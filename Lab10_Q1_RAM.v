==> flow/design.v <==
`timescale 1ns / 1ps
module Lab10_Q1_RAM(
input clk, rst, i_write_en,
input [2:0] i_addr,
input [7:0] i_write_data,
output reg [7:0] o_read_data
    );
reg [7:0] mem [0:7];
always @(posedge clk) begin
    if (rst) begin
        mem[0] <=8'b0;
        mem[1] <=8'b0;
        mem[2] <=8'b0;
        mem[3] <=8'b0;
        mem[4] <=8'b0;
        mem[5] <=8'b0;
        mem[6] <=8'b0;
        mem[7] <=8'b0;
    end
    else begin
        if (i_write_en) begin
            mem[i_addr] <= i_write_data;
        end
        else begin
            o_read_data <= mem[i_addr];
        end
    end
end
endmodule
== Reports on Lab10_Q1_RAM ==
What the tools print for Lab10_Q1_RAM, step after step.
Lines are those of the file above, counted from 1.
Library cell names are shortened.
Not given: -
Inputs
  top: Lab10_Q1_RAM
  clock port: clk
  cell library: sky130hd
  corner: tt_025C_1v80

== After elaboration ==
Yosys after proc, flatten, opt, wreduce and memory -nomap, before mapping. Enables and synchronous resets that opt folds into registers are not counted as muxes. Memory bits, and registers merged into a memory's read port (data or address), are not among the register bits. Print and check cells are not counted. Equal cells are merged and count once.
Yosys's memory passes give these memory sizes; they may raise the number of words (mostly to a power of two), join words into wider ones and drop unused or constant bits.
Storage and ports
  register bits: 0
  RAM bits: 64
  memory cells: 1
  bits of input ports: 14
  output and inout bits: 8
  elaborated cells: 11
Operators by class
  mux-type cells: 7
  bitwise operators: 2
  reductions and logical operators: 1
Memories
  mem: depth 8, bits a word 8, line 8  | reg [7:0] mem [0:7];
Operators with widths (count)
  8-bit 2-to-1 mux: 2
  3-bit 2-to-1 mux: 2
  1-bit 2-to-1 mux: 3
  1-bit inverter: 2
  2-bit AND reduction: 1

== Depth ==
Longest topological path by Yosys (ltp), each cell counted once; first at word level (registers and memories cut), then after technology mapping (sequential cells cut; the memories' decode and read muxes count).
Logic depth
  word-level depth: 2
  ABC_AREA: 0
  depth in mapped cells: 5
  gate-level depth less buffers: 3

== After synthesis ==
The flow's flattened synthesis, as Yosys stat reports it; memories are mapped. The netlist is that of the ABC_AREA named above (0 if unset); the other value can give another one.
Cell types
  edfxtp_1: count 72, total area 2.16E+03 µm²
  and2_1: count 65, total area 406.64 µm²
  mux4_2: count 14, total area 315.302 µm²
  nand2_1: count 22, total area 82.579 µm²
  or2_2: count 8, total area 50.048 µm²
  buf_4: count 4, total area 30.029 µm²
  nor2_4: count 2, total area 22.522 µm²
  nand3b_4: count 1, total area 20.019 µm²
  a221oi_1: count 2, total area 17.517 µm²
  nor3_4: count 1, total area 16.266 µm²
  nor2_1: count 4, total area 15.014 µm²
  nand2b_1: count 2, total area 12.512 µm²
  nor2_2: count 2, total area 12.512 µm²
  mux2_2: count 1, total area 11.261 µm²
  or3b_4: count 1, total area 11.261 µm²
  nor3_2: count 1, total area 10.01 µm²
  o221ai_1: count 1, total area 8.758 µm²
  nand3b_1: count 1, total area 7.507 µm²
Other cell types: 5; their cells: 5.
Mapped netlist
  cell count: 209
  mapped area: 3238.1 µm²
  sequential area: 2162.1 µm²
  flip-flop cells: 72
  buffers: 6

== Worst setup path after synthesis ==
OpenSTA on the mapped netlist: ideal clock, no wires. The path of least setup slack (recovery checks aside). Input and output delay are each 20% of the period. Register names are those of the netlist, which keeps one name where synthesis merged equal registers.
Path after synthesis
  path type: in2reg
  from: input port rst
  to: memory mem[5][0]
  period: 2.26 ns
  external input delay: 0.452 ns
  setup time: 0.329 ns
  time at the first pin: 0.452 ns
  data arrival time: 1.296 ns
  required time: 1.931 ns
  setup slack: 0.635 ns
  path delay: 1.173 ns
  driving pins on the path: 4
  buffers on the path: 1
  synthesis period reached: 1.625 ns
"path delay" = arrival - input delay + setup time.
"driving pins on the path": output pins that drive a net of the path, with the launching flip-flop's if there is one; two outputs of one cell count as two.
"synthesis period reached" = period - worst setup slack (recovery checks aside). The figure is calculated, with input and output delays left at 20% of the set period.
The rows between start and end are the longest chain of elaborated cells between them; the timing report does not say that the signal goes this way. Where chains are equally long, one stands for them.
Each line given opens the expression or statement behind the cell; cells for indexed reads and writes are added by Yosys, which also makes memories of some case tables.
Only ways into the end's enable, where the timed path ends, are counted here.
On the way, after synthesis
  cells stage by stage: clkbuf_1 nand3b_4 nor2_1 or2_1
  length of the longest elaborated chain: 1
  elaborated cells on any way between the ends: 3
  source lines of those cells: 1
  those cells by class: 3 x mux
RTL lines, path after synthesis
  from (decl): line 3  | input clk, rst, i_write_en,
  3-bit 2-to-1 mux: line 10  | if (rst) begin
  to (decl): line 8  | reg [7:0] mem [0:7];

== Path in the finished layout ==
From the final timing report of entry A: the path of least setup slack in the routed layout; clock arrival at registers is part of the times.
Path post-layout
  path type: reg2reg
  from: memory mem[7][7]
  to: register o_read_data[7]
  period: 1.0 ns
  setup time: 0.25 ns
  time at the first pin: 0.33 ns
  data arrival time: 1.34 ns
  required time: 1.08 ns
  setup slack: -0.26 ns
  driving pins on the path: 4
  buffers on the path: 0
On the way, post-layout
  cells stage by stage: edfxtp_1 mux4_2 nand2_1 nand2_1
RTL lines, path post-layout
  from (decl): line 8  | reg [7:0] mem [0:7];
  to (decl): line 6  | output reg [7:0] o_read_data
No chain of elaborated cells between the ends is given.

Subject: flow runs of Lab10_Q1_RAM

Hi,

Below are 2 stored runs of the flow (Yosys, OpenROAD; platform sky130hd) on Lab10_Q1_RAM, each with its settings and what was measured, unordered. Constraints: input delay and output delay 20% of the set period each, output load 0.01 pF.
"achieved period" = clock period - worst setup slack. The figure is calculated, with input and output delays left at 20% of the set period.
"critical setup path time": the worst setup path's part of the clock period (all of it between registers, 20% less for each end at a port) less its slack. A launch clock that arrives late makes it longer, a capture clock that arrives late makes it shorter.

==> entry A: settings <==
{ "period_ns": 1.0, "CORE_UTILIZATION": 20, "SETUP_SLACK_MARGIN": 0.3, "CTS_CLUSTER_DIAMETER": 83, "SLEW_MARGIN": 10, "MAX_ROUTING_LAYER": "met5", "CAP_MARGIN": 20, "CORE_MARGIN": 2 }
==> entry A: results <==
setup slack of the worst path: -0.255 ns
post-route utilization: 28.6%
achieved period: 1.255 ns
post-synthesis cell area: 3238.1 µm²
critical setup path time: 1.26 ns
type of the worst setup path: reg2reg
area of the die: 17223.9 µm²

==> entry B: settings <==
{ "period_ns": 1.74, "SETUP_SLACK_MARGIN": 0.33, "CAP_MARGIN": 20, "CORE_MARGIN": 2, "CORE_UTILIZATION": 40, "SLEW_MARGIN": 20 }
==> entry B: results <==
setup slack of the worst path: 0.354 ns
post-route utilization: 51.8%
achieved period: 1.386 ns
post-synthesis cell area: 3238.1 µm²
critical setup path time: 1.04 ns
type of the worst setup path: in2reg
area of the die: 8831.3 µm²

Regards
